==> flow/design.v <==
module accumulator#(parameter N=16)
(
    input logic clock, reset,
    input logic[N-1:0] in,
    output logic[N-1:0] out
);
logic cla_carry[N:0];
assign cla_carry[0] = 0;
logic[N-1:0] u, v;
logic[N-1:0] u_reg;
logic[N:0] v_reg;
carrysave_adder #(.N(N)) csa
(
    .a(in),
    .b(u_reg),
    .c(v_reg[N-1:0]),
    .sum(u),
    .carry(v)
);
carrylookahead_adder #(.N(4), .LEVELS($clog2(N)/2 + $clog2(N)%2)) cla
(
    .a(u_reg),
    .b(v_reg),
    .c_in(0),
    .sum(out),
    .c_out()
);
always_ff @(posedge clock, posedge reset) begin
    if(reset) begin
        u_reg <= 0;
        v_reg <= 0;
    end
    else begin
        u_reg <= u;
        v_reg <= {v, 1'b0};
    end
end
endmodule
module carrylookahead_adder#(parameter N=4, LEVELS=2)
(
    input logic[N**LEVELS-1:0] a, b,
    input logic c_in,
    output logic[N**LEVELS-1:0] sum,
    output logic c_out
);
localparam size = N**LEVELS;
logic[size-1:0] g[LEVELS:0];
logic[size-1:0] p[LEVELS:0];
logic[size:0] carry[LEVELS:0];
assign c_out = carry[LEVELS-1][N];
generate
    genvar i;
    genvar j;
    for(i = 0; i < size; i++) begin: adders
        full_adder fa
        (
            .a(a[i]),
            .b(b[i]),
            .c_in(carry[0][i]),
            .g(g[0][i]),
            .p(p[0][i]),
            .sum(sum[i]),
            .c_out()
        );
    end: adders
    for(i = 0; i < LEVELS+1; i++) begin: carry_in
        assign carry[i][0] = c_in;
    end: carry_in
    for(i = 1; i < LEVELS+1; i++) begin: level
        for(j = 0; j < size / (N**i); j++) begin: lookahead
            lookaheadcarry_unit #(.N(N)) lcu
            (
                .g(g[i-1][j*(N**i)+N-1:j*(N**i)]),
                .p(p[i-1][j*(N**i)+N-1:j*(N**i)]),
                .c_in(carry[i][j]),
                .c_out(carry[i-1][j*(N**i)+N:j*(N**i)+1]),
                .GG(g[i][j]),
                .PG(p[i][j])
            );
        end: lookahead
    end: level
endgenerate
endmodule
module carrysave_adder#(parameter N=8)
(
    input logic[N-1:0] a, b, c,
    output logic[N-1:0] sum, carry
);
generate
    genvar i;
    for(i = 0; i < N; i++) begin: gen_adders
        full_adder full_adder
        (
            .a(a[i]),
            .b(b[i]),
            .c_in(c[i]),
            .sum(sum[i]),
            .c_out(carry[i])
        );
    end: gen_adders
endgenerate
endmodule
module lookaheadcarry_unit#(parameter N=4)
(
    input logic[N-1:0] g, p,
    input c_in,
    output logic[N-1:0] c_out,
    output logic GG, PG
);
logic[N:0] gen;
assign gen = {g, c_in};
assign PG = &p;
logic[N-1:0] prop_gens;
assign prop_gens[0] = g[N-1];
assign GG = |prop_gens;
generate
    genvar i;
    genvar j;
    for(i = 0; i < N; i++) begin: carries
        logic[i+1:0] prop_carry;
        assign prop_carry[0] = gen[i+1];
        for(j = 0; j < i+1; j++) begin: props
            assign prop_carry[j+1] = &p[i:j] & gen[j];
        end: props
        assign c_out[i] = |prop_carry;
    end: carries
    for(i = 0; i < N-1; i++) begin: group_gen
        assign prop_gens[i+1] = &p[N-1:i+1] & g[i];
    end: group_gen
endgenerate
endmodule
module accumulator_multiplier#(parameter N=32)
(
    input logic clock, reset,
    input logic[N-1:0] multiplicand, multiplier,
    output logic[N*2-1:0] out,
    output logic done
);
logic[$clog2(N+1)-1:0] count;
logic[N*2-1:0] to_add;
assign to_add = multiplier[count]? multiplicand << count : 0;
accumulator #(.N(N)) accumulator
(
    .clock(clock),
    .reset(reset),
    .in(to_add),
    .out(out)
);
always_ff @(posedge clock, posedge reset) begin
    if(reset) begin
        count <= 0;
        done <= 0;
    end
    else if(count != N) begin
        count <= count + 1;
        done <= 0;
    end
    else begin
        count <= count;
        done <= 1;
    end
end
endmodule
module full_adder
(
    input logic a, b, c_in,
    output logic g, p, sum, c_out
);
assign g = a & b;
assign p = a ^ b;
assign sum = p ^ c_in;
assign c_out = g | (p & c_in);
endmodule
* Reports on accumulator_multiplier
What the tools print for accumulator_multiplier, step after step. Line numbers count from 1 in the design file above. A cell with n/a has no value.
Set-up: design top accumulator_multiplier, clock clock, standard-cell library sky130hd, library corner tt_025C_1v80

* Elaborated design
Yosys after proc, flatten, opt, wreduce and memory -nomap, before mapping. Enables and synchronous resets that opt folds into registers are not counted as muxes. Print and check cells are not counted. Equal cells are merged and count once.
Word-level totals: word-level cells 405, output and inout port bits 65, input port bits 66, flip-flop bits (word level) 70
Cells by class: eq/ne operators 1, bitwise gates (word level) 319, muxes and demuxes 2, add/subtract/negate cells 1, reductions and logical operators 76, shift operators 2
Operator list (number):
- bitwise AND 1 bit | 165
- bitwise XOR 1 bit | 124
- AND reduction 2 bit | 21
- AND reduction 3 bit | 13
- OR reduction 4 bit | 9
- indexed select 32 x 6 -> 1 bit | 1
- left shift 32 x 6 -> 32 bit | 1
- two-way mux 32 bit | 1
- bitwise OR 1 bit | 30
- OR reduction 5 bit | 6
- OR reduction 3 bit | 8
- AND reduction 4 bit | 6
- OR reduction 2 bit | 8
- AND reduction 8 bit | 2
- AND reduction 12 bit | 1
- OR reduction 7 bit | 1
- adder 6 x 1 -> 6 bit (second input constant) | 1
- inequality test 6 bit (second input constant) | 1
- OR reduction 6 bit | 1
- two-way mux 1 bit | 1

* Depth
Yosys ltp: most cells in a row. Word level: on the elaborated netlist, between registers, memories and ports. Mapped: between sequential cells and ports; inverters and the memories' decode and read muxes count.
Logic depth: depth after elaboration 9, ABC_AREA 0, mapped depth 10, mapped depth without buffers 7

* Synthesis result
Yosys stat after the flow's synthesis: flattened, memories mapped to cells. It holds for the ABC_AREA given above (unset counts as 0); a run with the other value may have another netlist.
Synthesis totals: buffer cells 88, sequential area 1751.7 um^2, synthesis area 6160.9 um^2, cell count 550, flip-flops 70
Cell types:
- sky130_fd_sc_hd__dfrtp_1 | number 70, area in all 1751.68 um^2
- sky130_fd_sc_hd__fa_1 | number 36, area in all 720.691 um^2
- sky130_fd_sc_hd__mux4_2 | number 30, area in all 675.648 um^2
- sky130_fd_sc_hd__buf_4 | number 68, area in all 510.49 um^2
- sky130_fd_sc_hd__ha_1 | number 33, area in all 412.896 um^2
- sky130_fd_sc_hd__mux2_2 | number 19, area in all 213.955 um^2
- sky130_fd_sc_hd__mux2i_1 | number 21, area in all 210.202 um^2
- sky130_fd_sc_hd__nor2_1 | number 42, area in all 157.651 um^2
- sky130_fd_sc_hd__xnor2_1 | number 17, area in all 148.893 um^2
- sky130_fd_sc_hd__a21oi_1 | number 29, area in all 145.139 um^2
- sky130_fd_sc_hd__mux4_1 | number 5, area in all 131.376 um^2
- sky130_fd_sc_hd__nand2_1 | number 27, area in all 101.347 um^2
- sky130_fd_sc_hd__xor2_1 | number 10, area in all 87.584 um^2
- sky130_fd_sc_hd__o21ai_0 | number 17, area in all 85.082 um^2
- sky130_fd_sc_hd__inv_1 | number 20, area in all 75.072 um^2
- sky130_fd_sc_hd__a211oi_1 | number 9, area in all 67.565 um^2
- sky130_fd_sc_hd__a21o_1 | number 9, area in all 67.565 um^2
- sky130_fd_sc_hd__clkbuf_1 | number 10, area in all 37.536 um^2
Other cell types: 36; their cells: 78. The figures by module come from a second, unflattened synthesis with its own total; it is not the netlist above.
Second synthesis, totals: cell total of the unflattened synthesis 836, area (unflattened synthesis) 9044.9 um^2
Rows give one instance, submodules left out.
By module:
- full_adder | times used 96, cells 2, area 32.5 um^2, sequential area 0.0 um^2
- accumulator_multiplier | times used 1, cells 325, area 2785.2 um^2, sequential area 175.2 um^2
- accumulator (N=32) | times used 1, cells 66, area 1609.0 um^2, sequential area 1601.5 um^2
- lookaheadcarry_unit (N=4) | times used 21, cells 12, area 72.6 um^2, sequential area 0.0 um^2
- carrylookahead_adder | times used 1, cells 1, area 3.8 um^2, sequential area 0.0 um^2
- carrysave_adder (N=32) | times used 1, cells 0, area 0.0 um^2, sequential area 0.0 um^2

* Worst setup path after synthesis
Source: OpenSTA report_checks on the synthesized netlist (no wires, ideal clock, input and output delay 20% of the period each), path of least setup slack; recovery checks are left aside. Register names are those of the netlist, which keeps one name where synthesis merged equal registers.
Path post-synthesis: path type reg2out, from register accumulator.v_reg[4], to output port out[17], delay of the path 2470 ps, path buffers 1, slack 314 ps, launch time at the first pin 0 ps, output delay 696 ps, period 3480 ps, data required time 2784 ps, data arrival time 2470 ps, stages 9, period reached after synthesis 3166 ps
"delay of the path" = arrival - input delay + setup time. At an output port there is no setup time. "stages" counts driving pins, that of a launching flip-flop among them; a cell with two outputs on the path counts twice. "period reached after synthesis" = period - worst setup slack (recovery checks aside). The figure is calculated, with input and output delays left at 20% of the set period. The rows between start and end are the longest chain of elaborated cells between them; the timing report does not say that the signal goes this way. Where chains are equally long, one stands for them. Each line given opens the expression or statement behind the cell; cells for indexed reads and writes are added by Yosys, which also makes memories of some case tables.
Between the ends, post-synthesis: path through sky130_fd_sc_hd__dfrtp_1 sky130_fd_sc_hd__ha_1 sky130_fd_sc_hd__a21o_1 sky130_fd_sc_hd__a2111oi_4 sky130_fd_sc_hd__a21oi_1 sky130_fd_sc_hd__or3_1 sky130_fd_sc_hd__a311o_1 sky130_fd_sc_hd__xor2_1 sky130_fd_sc_hd__buf_4, cells in the longest elaborated chain 8, elaborated cells on any way between the ends 11, classes of those cells logic: 7; reduce/logical: 4
Ends and longest elaborated chain, post-synthesis:
- start: declaration | line 11 | logic[N:0] v_reg;
- start: assignment | line 31 | v_reg <= 0;
- start: assignment | line 35 | v_reg <= {v, 1'b0};
- bitwise AND 1 bit | line 169 | assign g = a & b;
- bitwise AND 1 bit | line 128 | assign prop_gens[i+1] = &p[N-1:i+1] & g[i];
- OR reduction 4 bit | line 115 | assign GG = |prop_gens;
- bitwise AND 1 bit | line 123 | assign prop_carry[j+1] = &p[i:j] & gen[j];
- OR reduction 7 bit | line 125 | assign c_out[i] = |prop_carry;
- bitwise AND 1 bit | line 123
- OR reduction 2 bit | line 125
- bitwise XOR 1 bit | line 171 | assign sum = p ^ c_in;
- end: declaration | line 136 | output logic[N*2-1:0] out,
Nets of the timed path that keep an RTL name, with a line that drives or declares them; the list need not be complete.
Named nets, post-synthesis (line):
- accumulator.cla.adders[17].fa.sum | 171

* Worst path after layout
Path of least setup slack in the final report of record 1 (OpenROAD, finished layout, wires in). Where an end is a register, its clock arrival counts in the times. The path's times are printed in steps of 10 ps; the period is the one set.
Path after layout: path type reg2out, from register accumulator.u_reg[4], to output port out[17], slack -290 ps, data arrival time 2670 ps, period 2980 ps, data required time 2380 ps, path buffers 1, stages 9, launch time at the first pin 340 ps, output delay 600 ps
The rows between start and end are the longest chain of elaborated cells between them; the timing report does not say that the signal goes this way. Where chains are equally long, one stands for them.
Between the ends, after layout: path through sky130_fd_sc_hd__dfrtp_1 sky130_fd_sc_hd__ha_4 sky130_fd_sc_hd__a21o_1 sky130_fd_sc_hd__a2111oi_4 sky130_fd_sc_hd__a21oi_2 sky130_fd_sc_hd__or3_4 sky130_fd_sc_hd__a311o_1 sky130_fd_sc_hd__xor2_1 sky130_fd_sc_hd__buf_6, cells in the longest elaborated chain 8, elaborated cells on any way between the ends 11, classes of those cells logic: 7; reduce/logical: 4
Ends and longest elaborated chain, after layout:
- start: declaration | line 10 | logic[N-1:0] u_reg;
- start: assignment | line 30 | u_reg <= 0;
- start: assignment | line 34 | u_reg <= u;
- bitwise AND 1 bit | line 169 | assign g = a & b;
- bitwise AND 1 bit | line 128 | assign prop_gens[i+1] = &p[N-1:i+1] & g[i];
- OR reduction 4 bit | line 115 | assign GG = |prop_gens;
- bitwise AND 1 bit | line 123 | assign prop_carry[j+1] = &p[i:j] & gen[j];
- OR reduction 7 bit | line 125 | assign c_out[i] = |prop_carry;
- bitwise AND 1 bit | line 123
- OR reduction 2 bit | line 125
- bitwise XOR 1 bit | line 171 | assign sum = p ^ c_in;
- end: declaration | line 136 | output logic[N*2-1:0] out,
Nets of the timed path that keep an RTL name, with a line that drives or declares them; the list need not be complete.
Named nets, after layout (line):
- accumulator.cla.adders[17].fa.sum | 171

==> runs of accumulator_multiplier <==
Stored flow runs of accumulator_multiplier (2 of them; Yosys, OpenROAD, sky130hd). They differ in their settings and are not a sequence. Constraints: input delay and output delay 20% of the set period each, output load 0.01 pF.
"worst setup path time" is the time allowed to the run's worst setup path (the clock period less input and output delay, where it has them) less its slack. Clock arrival times count: a late capture clock shortens it, a late launch clock lengthens it.
By "power" is meant OpenSTA's value without simulated activity: inputs other than the clock are taken to toggle once in ten clock periods, and the tool carries that through the logic.
"worst setup path time" is known to 10 ps.
[record 1] settings: period_ns=2.98, CORE_UTILIZATION=52, PLACE_DENSITY_LB_ADDON=0.12, HOLD_SLACK_MARGIN=0.04, CORE_ASPECT_RATIO=1.21, GPL_TIMING_DRIVEN=0, GPL_ROUTABILITY_DRIVEN=0, CTS_CLUSTER_SIZE=96, CAP_MARGIN=20, CORE_MARGIN=2, SLEW_MARGIN=20
[record 1] result: chip area after synthesis (Yosys) 6160.9 um^2, die area 12738.0 um^2, standard-cell area of the final layout 8180.4 um^2, worst setup slack after layout -288 ps, total negative slack -1905 ps, power 0.004317 W, worst setup path time 2670 ps, worst setup path kind reg2out
[record 2] settings: period_ns=3.15, CORE_UTILIZATION=26, SETUP_SLACK_MARGIN=0.18, PLACE_DENSITY_LB_ADDON=0.28, TNS_END_PERCENT=100, GPL_TIMING_DRIVEN=0, CTS_CLUSTER_SIZE=43, CTS_CLUSTER_DIAMETER=380, CAP_MARGIN=25, SLEW_MARGIN=15, MIN_ROUTING_LAYER=met1, MAX_ROUTING_LAYER=met4, CORE_MARGIN=2
[record 2] result: chip area after synthesis (Yosys) 6160.9 um^2, die area 24943.5 um^2, standard-cell area of the final layout 8395.5 um^2, worst setup slack after layout -264 ps, total negative slack -2271 ps, power 0.004156 W, worst setup path time 2780 ps, worst setup path kind reg2out
